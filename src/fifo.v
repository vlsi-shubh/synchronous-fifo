==> flow/design.v <==
module fifo #(
    parameter depth = 8,
    parameter width = 8
) (
    input [width-1 : 0] data_in,
    input clk, rst,rd, wr,
    output reg [width-1:0] data_out, 
    output full, empty
);
    reg [width-1 : 0] fifo [0 : depth-1];
    reg [$clog2(depth) : 0] wr_ptr, rd_ptr;
    localparam ptr_depth = $clog2(depth); 
    always @(posedge clk or posedge rst) begin
        if (rst) begin
            wr_ptr <= 0;
        end else begin
            if (wr && !full) begin
                fifo[wr_ptr[ptr_depth-1 : 0]] <= data_in;
                wr_ptr <= wr_ptr + 1'b1;  
            end 
        end
    end
    always @(posedge clk or posedge rst) begin
        if (rst) begin
            data_out <= 0;
            rd_ptr <= 0;
        end else begin
            if (rd && !empty) begin
                data_out <= fifo[rd_ptr[ptr_depth-1:0]];
                rd_ptr <= rd_ptr +1'b1;  
            end else begin
               data_out <= 0; 
            end
        end
    end
    assign full = rd_ptr == { ~wr_ptr[ptr_depth], wr_ptr[ptr_depth-1 : 0]};
    assign empty = rd_ptr == wr_ptr;
endmodule
Reports on fifo. Tool output for the design above, in the order of the flow. Line numbers count from 1 in the design file above. Operators carry their Yosys type and port widths (W data, S select, Z words). Library cell names are shortened. The mark - stands for no value.

Design top: fifo. Clock port: clk. Cell library: sky130hd. Corner: tt_025C_1v80.

After elaboration. Source: Yosys, flattened and elaborated. Widths are those after wreduce. Registers that Yosys merges into a memory's read port (data or address) are not register bits. Print and check cells do not count. Equal cells are merged and count once.

Register bits: 80. The figure for bits of input ports is 12. The entry for output and inout bits reads 10. Under cells after elaboration stands 47.

The entry for add/sub/neg operators reads 2. Equal/unequal tests: 16. For mux-type cells the number is 2. For bitwise gates (word level) the number is 2. The entry for reduce/logical cells reads 14.

Operators by type and width (number): $pmux W8 S8 (1); $eq A3 B3 Y1 const B (8); $reduce_and A3 Y1 (8); $eq A3 B2 Y1 const B (4); $add A4 B1 Y4 const B (2); $eq A4 B4 Y1 (2); $mux W8 (1); $eq A3 B1 Y1 const B (2); $logic_not A3 Y1 (2); $logic_and A1 B1 Y1 (2); $not A1 Y1 (2); $logic_not A1 Y1 (2).

Logic depth. Longest topological path by Yosys (ltp), each cell counted once; first at word level (registers and memories cut), then after technology mapping (sequential cells cut; the memories' decode and read muxes count).

Under depth after elaboration stands 5. ABC_AREA: 0. The entry for gate-level depth with buffers reads 10. Gate-level depth less buffers: 6.

Netlist. The flow's flattened synthesis, as Yosys stat reports it; memories are mapped. The netlist is that of the ABC_AREA named above (0 if unset); the other value can give another one.

Cell types: edfxtp_1 (number 64, total area 1.92E+03 sq um); dfrtp_1 (number 16, total area 400.384 sq um); ha_1 (number 12, total area 150.144 sq um); a22o_1 (number 8, total area 70.067 sq um); a221oi_1 (number 7, total area 61.309 sq um); a311oi_1 (number 6, total area 52.55 sq um); a211oi_1 (number 6, total area 45.043 sq um); a22oi_1 (number 6, total area 45.043 sq um); xor2_1 (number 5, total area 43.792 sq um); and3_1 (number 6, total area 37.536 sq um); mux2_2 (number 3, total area 33.782 sq um); a21oi_1 (number 6, total area 30.029 sq um); o41ai_4 (number 1, total area 27.526 sq um); inv_1 (number 7, total area 26.275 sq um); nor2_1 (number 7, total area 26.275 sq um); xnor2_1 (number 3, total area 26.275 sq um); clkbuf_1 (number 6, total area 22.522 sq um); nand2_1 (number 6, total area 22.522 sq um).

Other cell types: 15; their cells: 25.

The figure for cell count is 200. For mapped area the number is 3225.6 sq um. Under sequential area stands 2322.2 sq um. The figure for mapped flip-flops is 80. The entry for buffer cells reads 11.

Worst setup path after synthesis. Path of least setup slack by OpenSTA after synthesis, without wires, with an ideal clock, recovery checks aside; 20% of the period is set as input and as output delay. Where synthesis merged equal registers, the netlist keeps one of their names.

Kind: reg-to-reg. Start: register rd_ptr[2]. End: register data_out[1]. Clock period: 2.01 ns. Under library setup time stands 0.064 ns. Launch time at the first pin: 0.000 ns. Under arrival time stands 1.969 ns. For data required time the number is 1.946 ns. For slack the number is -0.023 ns. For delay of the path the number is 2.033 ns. Under stages stands 11. The figure for path buffers is 4. Synthesis period reached: 2.033 ns.

"delay of the path" = arrival - input delay + setup time. "stages" counts driving pins, that of a launching flip-flop among them; a cell with two outputs on the path counts twice. "synthesis period reached" = period - worst setup slack (recovery checks aside). The figure is calculated, with input and output delays left at 20% of the set period. The rows between start and end are the longest chain of elaborated cells between them; the timing report does not say that the signal goes this way. Where chains are equally long, one stands for them. A line is the first line of the expression or statement that the cell stems from. Yosys adds cells for indexed reads and writes and turns some case tables into memories. A register here has more assigning lines than the two given.

Path through: dfrtp_1 buf_2 buf_2 inv_1 ha_1 clkbuf_1 nor4_1 nand2_1 buf_2 a31oi_1 o21a_1. The figure for cells in the longest elaborated chain is 4. Under elaborated cells between the ends (all ways) stands 13. For source lines of those cells the number is 3. Classes of those cells: eq/ne (8); mux (2); reduce/logical (3).

RTL lines, path post-synthesis: start: declaration (RTL line 11) `reg [$clog2(depth) : 0] wr_ptr, rd_ptr;`; start: assignment (RTL line 26) `rd_ptr <= 0;`; start: assignment (RTL line 30) `rd_ptr <= rd_ptr +1'b1;`; $eq A4 B4 Y1 (RTL line 37) `assign empty = rd_ptr == wr_ptr;`; $logic_not A1 Y1 (RTL line 28) `if (rd && !empty) begin`; $logic_and A1 B1 Y1 (RTL line 28); $mux W8 (RTL line 28); end: assignment (RTL line 25) `data_out <= 0;`; end: assignment (RTL line 29) `data_out <= fifo[rd_ptr[ptr_depth-1:0]];`; end: declaration (RTL line 7) `output reg [width-1:0] data_out,`.

Path in the finished layout. Path of least setup slack in the final report of entry A (OpenROAD, finished layout, wires in). Where an end is a register, its clock arrival counts in the times.

Kind: reg-to-reg. Start: register rd_ptr[1]. End: register data_out[7]. Clock period: 1.88 ns. Under library setup time stands 0.10 ns. Launch time at the first pin: 0.34 ns. Under arrival time stands 2.25 ns. For data required time the number is 2.11 ns. For slack the number is -0.14 ns. Under stages stands 8. The figure for path buffers is 2.

The rows between start and end are the longest chain of elaborated cells between them; the timing report does not say that the signal goes this way. Where chains are equally long, one stands for them. A register here has more assigning lines than the two given.

Path through: dfrtp_2 ha_4 ha_4 buf_8 nor4_4 nand2_4 buf_8 a211oi_2. The figure for cells in the longest elaborated chain is 4. Under elaborated cells between the ends (all ways) stands 13. For source lines of those cells the number is 3. Classes of those cells: eq/ne (8); mux (2); reduce/logical (3).

RTL lines, path after layout: start: declaration (RTL line 11) `reg [$clog2(depth) : 0] wr_ptr, rd_ptr;`; start: assignment (RTL line 26) `rd_ptr <= 0;`; start: assignment (RTL line 30) `rd_ptr <= rd_ptr +1'b1;`; $eq A4 B4 Y1 (RTL line 37) `assign empty = rd_ptr == wr_ptr;`; $logic_not A1 Y1 (RTL line 28) `if (rd && !empty) begin`; $logic_and A1 B1 Y1 (RTL line 28); $mux W8 (RTL line 28); end: assignment (RTL line 25) `data_out <= 0;`; end: assignment (RTL line 29) `data_out <= fifo[rd_ptr[ptr_depth-1:0]];`; end: declaration (RTL line 7) `output reg [width-1:0] data_out,`.

# Flow runs of fifo

Design fifo on sky130hd. What follows are 2 stored runs of the flow, each under its own settings; their order means nothing. The constraints put input and output delay at 20% of the set period each and load the outputs with 0.01 pF. "period reached" is the run's clock period less its worst setup slack. It is reckoned from that one timing run; input and output delays stay at 20% of the period that was set. "allowed time less slack (worst setup path)" means the part of the period allowed to the worst setup path (the constraints hold back 20% at inputs and 20% at outputs) less its slack; where the path has registers, the arrival times of their clocks count too. "total design power" is the tool's figure for a default switching activity; nothing was simulated.

Entry A has these settings: period_ns 1.88; CORE_UTILIZATION 23; SETUP_SLACK_MARGIN 0.05; PLACE_DENSITY_LB_ADDON 0.21; CELL_PAD_IN_SITES_GLOBAL_PLACEMENT 3; CELL_PAD_IN_SITES_DETAIL_PLACEMENT 2; TNS_END_PERCENT 90; GPL_TIMING_DRIVEN 0; CTS_CLUSTER_SIZE 40; CTS_CLUSTER_DIAMETER 307; SLEW_MARGIN 20; CAP_MARGIN 20; CORE_MARGIN 2. The lowest hold slack comes to 0.487 ns. The allowed time less slack (worst setup path) is 2.02 ns. Type of the worst setup path: reg-to-reg. The summed negative setup slack comes to -0.607 ns. The period reached stands at 2.022 ns. The worst setup slack after layout stands at -0.142 ns. The total design power stands at 0.007624 W. The final utilization stands at 0.327. The synthesis area is 3,225.6 sq um. For the die size the run shows 14,987.9 sq um.

Entry B has these settings: period_ns 3.15; CORE_UTILIZATION 25; SETUP_SLACK_MARGIN 0.13; PLACE_DENSITY_LB_ADDON 0.06; TNS_END_PERCENT 30; GPL_TIMING_DRIVEN 1; GPL_ROUTABILITY_DRIVEN 0; CTS_CLUSTER_DIAMETER 72; SLEW_MARGIN 35; CAP_MARGIN 20; CORE_MARGIN 2. The lowest hold slack comes to 0.474 ns. The allowed time less slack (worst setup path) is 2.12 ns. Type of the worst setup path: reg-to-output. The summed negative setup slack comes to 0.000 ns. The period reached stands at 2.753 ns. The worst setup slack after layout stands at 0.397 ns. The total design power stands at 0.003707 W. The final utilization stands at 0.311. The synthesis area is 3,225.6 sq um. For the die size the run shows 13,827.4 sq um.
